==> flow/design.v <==
module ALU (
    input [31:0] A,          
    input [31:0] B,          
    input [3:0] ALUControl,  
    output reg [31:0] Result,   
    output reg Zero          
);
    always @ (A, B, ALUControl) begin
        case (ALUControl)
            4'b0000: Result = A + B;           
            4'b0001: Result = A - B;           
            4'b0010: Result = A & B;           
            4'b0011: Result = A | B;           
            4'b0100: Result = A ^ B;           
            4'b0101: Result = ~(A | B);        
            default: Result = 32'b0;           
        endcase
        Zero = (Result == 32'b0);   
    end
endmodule
module CPU (
    input clk,               
    input reset,             
    input [3:0] ALUControl,  
    input [3:0] readReg1,    
    input [3:0] readReg2,    
    input [3:0] writeReg,    
    input [31:0] writeData,  
    input writeEnable,       
    output [31:0] ALUResult,  
    output Zero              
);
    wire [31:0] readData1;
    wire [31:0] readData2;
    RegisterFile regFile (
        .clk(clk),
        .reset(reset),
        .readReg1(readReg1),
        .readReg2(readReg2),
        .writeReg(writeReg),
        .writeData(writeData),
        .writeEnable(writeEnable),
        .readData1(readData1),
        .readData2(readData2)
    );
    ALU alu (
        .A(readData1),
        .B(readData2),
        .ALUControl(ALUControl),
        .Result(ALUResult),
        .Zero(Zero)
    );
endmodule
module RegisterFile (
    input clk,                
    input reset,              
    input [3:0] readReg1,     
    input [3:0] readReg2,     
    input [3:0] writeReg,     
    input [31:0] writeData,   
    input writeEnable,        
    output [31:0] readData1,  
    output [31:0] readData2   
);
    reg [31:0] registers [0:15];
    always @ (posedge clk or posedge reset) begin
        if (reset) begin
            integer i;
            for (i = 0; i < 16; i = i + 1)
                registers[i] = 32'b0;
        end else if (writeEnable) begin
            registers[writeReg] = writeData;   
        end
    end
    assign readData1 = registers[readReg1];
    assign readData2 = registers[readReg2];
endmodule
Step by step through the tools: CPU --
The steps from the RTL of CPU to its reports follow in flow order. Lines are those of the file above, counted from 1. Operators carry their Yosys type and port widths (W data, S select, Z words). Library cell names are shortened. The mark -- stands for no value.
Design: design top CPU, clock clk, cell library sky130hd, library corner tt_025C_1v80

Elaborated design --
Counts by Yosys on the flattened word-level netlist (proc, flatten, opt, wreduce). Print and check cells are left out. Cells with the same type and inputs are merged into one.
Word-level totals: bits in registers 512, cells after elaboration 144, output and inout bits 33, input port bits 51
Cells by class: reductions and logical operators 37, bitwise gates (word level) 20, equal/unequal tests 50, mux-type cells 19, $add $sub $neg 2
Operators by type and width (number):
- $pmux W32 S16 | 2
- $mux W32 | 16
- $reduce_or A15 Y1 | 16
- $pmux W32 S6 | 1
- $eq A4 B4 Y1 const B | 24
- $eq A4 B3 Y1 const B | 14
- $reduce_and A2 Y1 | 16
- $add A32 B32 Y32 | 1
- $sub A32 B32 Y32 | 1
- $and A32 B32 Y32 | 1
- $or A32 B32 Y32 | 1
- $xor A32 B32 Y32 | 1
- $not A32 Y32 | 1
- $logic_not A32 Y1 | 1
- $eq A4 B2 Y1 const B | 8
- $not A1 Y1 | 16
- $eq A4 B1 Y1 const B | 4
- $logic_not A4 Y1 | 4

Logic depth --
Depth = most cells in a row (Yosys ltp): at word level without a register or memory, in the mapped netlist without a sequential cell, where the memories' decode and read muxes count.
Depth: word-level depth 6, ABC_AREA 0, depth in mapped cells 28, mapped depth without buffers 23

After synthesis --
Source: synth_stat.txt of the flow (Yosys; design flattened, memories mapped). It holds for the ABC_AREA given above (unset counts as 0); a run with the other value may have another netlist.
Cells by type:
- dfrtp_1 | number 512, total area 1.28E+04 um^2
- mux2_2 | number 539, total area 6.07E+03 um^2
- a22oi_1 | number 216, total area 1.62E+03 um^2
- ha_1 | number 96, total area 1.2E+03 um^2
- clkbuf_1 | number 209, total area 784.502 um^2
- mux2i_1 | number 67, total area 670.643 um^2
- a21oi_1 | number 129, total area 645.619 um^2
- a22o_1 | number 62, total area 543.021 um^2
- a221oi_1 | number 60, total area 525.504 um^2
- o21ai_0 | number 92, total area 460.442 um^2
- xnor2_1 | number 45, total area 394.128 um^2
- nand2_1 | number 98, total area 367.853 um^2
- nor2_1 | number 95, total area 356.592 um^2
- nand3_1 | number 67, total area 335.322 um^2
- nand4_1 | number 53, total area 331.568 um^2
- inv_1 | number 86, total area 322.81 um^2
- o22a_1 | number 35, total area 306.544 um^2
- buf_1 | number 46, total area 172.666 um^2
Other cell types: 64; their cells: 428.
Mapped netlist: mapped cells 2935, area of sequential cells 12812.3 um^2, buffers 262, cell area after synthesis 31173.6 um^2, flip-flops 512
By module: a second synthesis without flattening, with its own total; a netlist apart from the flattened one above.
Unflattened totals: cells (unflattened synthesis) 3025, area (unflattened synthesis) 31839.3 um^2
Each row is one instance without its submodules.
By module:
- RegisterFile | area 26993.4 um^2, cells 2327, times used 1, seq. area 12812.3 um^2
- ALU | area 4845.9 um^2, cells 698, times used 1, seq. area 0.0 um^2
- CPU | area 0.0 um^2, cells 0, times used 1, seq. area 0.0 um^2

Timing after synthesis --
Source: OpenSTA report_checks on the synthesized netlist (no wires, ideal clock, input and output delay 20% of the period each), path of least setup slack; recovery checks are left aside. Register names are those of the netlist, which keeps one name where synthesis merged equal registers.
Timing post-synthesis: kind input port to output port, start in readReg2[2], end out Zero, input delay 2.800 ns, data required time 11.200 ns, delay of the path 7.107 ns, output delay 2.800 ns, period 14.0 ns, launch time at the first pin 2.800 ns, path buffers 4, stages on the path 24, arrival 9.907 ns, slack 1.293 ns, synthesis period reached 12.707 ns
"delay of the path" = arrival - input delay + setup time. A path that ends at an output port has no setup time. "stages on the path" counts driving pins, that of a launching flip-flop among them; a cell with two outputs on the path counts twice. "synthesis period reached" is the clock period less the worst setup slack; recovery checks do not enter. This is arithmetic on one report: input and output delays are still those of the set period (20% each). Between the ends stands the longest chain of elaborated cells between them, by number of cells; it is not shown to be the way that was timed. Of several equally long chains one is given. A line is the first line of the expression or statement that the cell stems from. Yosys adds cells for indexed reads and writes and turns some case tables into memories.
Between the ends, post-synthesis: cell sequence clkbuf_1 -> buf_2 -> clkbuf_1 -> clkbuf_1 -> o2bb2ai_1 -> o32a_1 -> or2_2 -> or3_1 -> or2_2 -> or3_1 -> o31ai_1 -> xnor2_1 -> ha_1 -> a21oi_1 -> o21ai_0 -> a21oi_1 -> o21ai_0 -> a211o_1 -> or4_1 -> or4b_1 -> nor4_1 -> or4b_1 -> or4_1 -> a2111oi_2, length of the longest elaborated chain 6, elaborated cells on any way between the ends 25, classes of those cells add/sub: 2; eq/ne: 15; mux: 2; logic: 4; reduce/logical: 2
RTL lines, path post-synthesis:
- from (decl) | line 26 | input [3:0] readReg2,
- $eq A4 B4 Y1 | line 76 | assign readData2 = registers[readReg2];
- $pmux W32 S16 | line 76
- $or A32 B32 Y32 | line 15 | 4'b0101: Result = ~(A | B);
- $not A32 Y32 | line 15
- $pmux W32 S6 | line 9 | case (ALUControl)
- $logic_not A32 Y1 | line 18 | Zero = (Result == 32'b0);
- to (decl) | line 31 | output Zero
Nets of the timed path that keep an RTL name, with a line that drives or declares them; the list need not be complete.
Nets with RTL names, path post-synthesis (line):
- ALUResult[18] | 9

Path in the finished layout --
Path of least setup slack in the final report of entry A (OpenROAD, finished layout, wires in). Where an end is a register, its clock arrival counts in the times.
Timing after layout: kind input port to output port, start in readReg2[0], end out Zero, slack -0.48 ns, path buffers 7, launch time at the first pin 2.02 ns, data required time 8.08 ns, stages on the path 26, output delay 2.02 ns, period 10.1 ns, arrival 8.56 ns, input delay 2.02 ns
Between the ends stands the longest chain of elaborated cells between them, by number of cells; it is not shown to be the way that was timed. Of several equally long chains one is given.
Between the ends, after layout: cell sequence buf_6 -> buf_4 -> buf_4 -> buf_4 -> nor3b_2 -> a22oi_1 -> o32a_1 -> a31oi_1 -> nor2_2 -> buf_4 -> a21oi_2 -> xnor2_1 -> ha_1 -> a21o_1 -> a31o_2 -> or3_1 -> a31o_2 -> or4bb_1 -> nor4_2 -> buf_4 -> or4b_4 -> nor4_2 -> or4b_4 -> or4_4 -> a2111oi_4 -> buf_2, length of the longest elaborated chain 6, elaborated cells on any way between the ends 25, classes of those cells add/sub: 2; eq/ne: 15; mux: 2; logic: 4; reduce/logical: 2
RTL lines, path after layout:
- from (decl) | line 26 | input [3:0] readReg2,
- $eq A4 B4 Y1 | line 76 | assign readData2 = registers[readReg2];
- $pmux W32 S16 | line 76
- $or A32 B32 Y32 | line 15 | 4'b0101: Result = ~(A | B);
- $not A32 Y32 | line 15
- $pmux W32 S6 | line 9 | case (ALUControl)
- $logic_not A32 Y1 | line 18 | Zero = (Result == 32'b0);
- to (decl) | line 31 | output Zero

==> results <==
Stored flow runs of CPU (2 of them; Yosys, OpenROAD, sky130hd). They differ in their settings and are not a sequence. Constraints: input delay and output delay 20% of the set period each, output load 0.01 pF.
"period reached" = clock period - worst setup slack. The figure is calculated, with input and output delays left at 20% of the set period.
"worst path time" = time allowed to the worst setup path (clock period - input delay - output delay, where it has them) - its slack; a late launch clock adds to it, a late capture clock takes from it.
"power consumption": no workload was simulated; the value follows from the tool's default switching activity.

[entry A] flow files
==> flow/run.sh <==
#!/bin/bash
# the make line also repeats the synthesis and layout settings of config.mk as NAME=value (left out here)
make -C /OpenROAD-flow-scripts/flow DESIGN_CONFIG=/design/flow/config.mk WORK_HOME=/design/flow/orfs CLKGATE_MAP_FILE= finish
==> flow/config.mk <==
export PLATFORM = sky130hd
export DESIGN_NAME = CPU
export DESIGN_NICKNAME = CPU
export VERILOG_FILES = /design/flow/design.v
export SDC_FILE = /design/flow/constraint.sdc
export NUM_CORES = 4
export LEC_CHECK = 0
export CAP_MARGIN = 20
export CORE_MARGIN = 2
export CORE_UTILIZATION = 47
export CTS_CLUSTER_DIAMETER = 66
export CTS_CLUSTER_SIZE = 96
export MAX_ROUTING_LAYER = met5
export PLACE_DENSITY_LB_ADDON = 0.08
export SLEW_MARGIN = 30
export TNS_END_PERCENT = 60
==> flow/constraint.sdc <==
create_clock -name core_clock -period 10.1 [get_ports {clk}]
set_input_delay 2.0200 -clock core_clock [delete_from_list [all_inputs] [get_ports {clk}]]
set_output_delay 2.0200 -clock core_clock [all_outputs]
set_load 0.01 [all_outputs]

[entry A] result: power consumption 7.144 mW; utilization of the finished layout 0.583; die area 68403.2 um^2; standard-cell area of the final layout 38328.0 um^2; final setup TNS -0.629 ns; period reached 10.579 ns; chip area in the Yosys report 31173.6 um^2; worst setup slack after layout -0.479 ns; worst path time 6.54 ns; kind of the worst setup path input port to output port; worst-case hold slack 0.540 ns

[entry B] flow files
==> flow/run.sh <==
#!/bin/bash
# the make line also repeats the synthesis and layout settings of config.mk as NAME=value (left out here)
make -C /OpenROAD-flow-scripts/flow DESIGN_CONFIG=/design/flow/config.mk WORK_HOME=/design/flow/orfs CLKGATE_MAP_FILE= finish
==> flow/config.mk <==
export PLATFORM = sky130hd
export DESIGN_NAME = CPU
export DESIGN_NICKNAME = CPU
export VERILOG_FILES = /design/flow/design.v
export SDC_FILE = /design/flow/constraint.sdc
export NUM_CORES = 4
export LEC_CHECK = 0
export ABC_AREA = 0
export CAP_MARGIN = 20
export CELL_PAD_IN_SITES_DETAIL_PLACEMENT = 2
export CELL_PAD_IN_SITES_GLOBAL_PLACEMENT = 1
export CORE_ASPECT_RATIO = 0.68
export CORE_MARGIN = 10
export CORE_UTILIZATION = 45
export PLACE_DENSITY_LB_ADDON = 0.22
export SLEW_MARGIN = 20
==> flow/constraint.sdc <==
create_clock -name core_clock -period 16.1 [get_ports {clk}]
set_input_delay 3.2200 -clock core_clock [delete_from_list [all_inputs] [get_ports {clk}]]
set_output_delay 3.2200 -clock core_clock [all_outputs]
set_load 0.01 [all_outputs]

[entry B] result: power consumption 4.776 mW; utilization of the finished layout 0.513; die area 80399.2 um^2; standard-cell area of the final layout 35107.4 um^2; final setup TNS 0.000 ns; period reached 15.713 ns; chip area in the Yosys report 31173.6 um^2; worst setup slack after layout 0.387 ns; worst path time 9.27 ns; kind of the worst setup path input port to output port; worst-case hold slack 0.544 ns
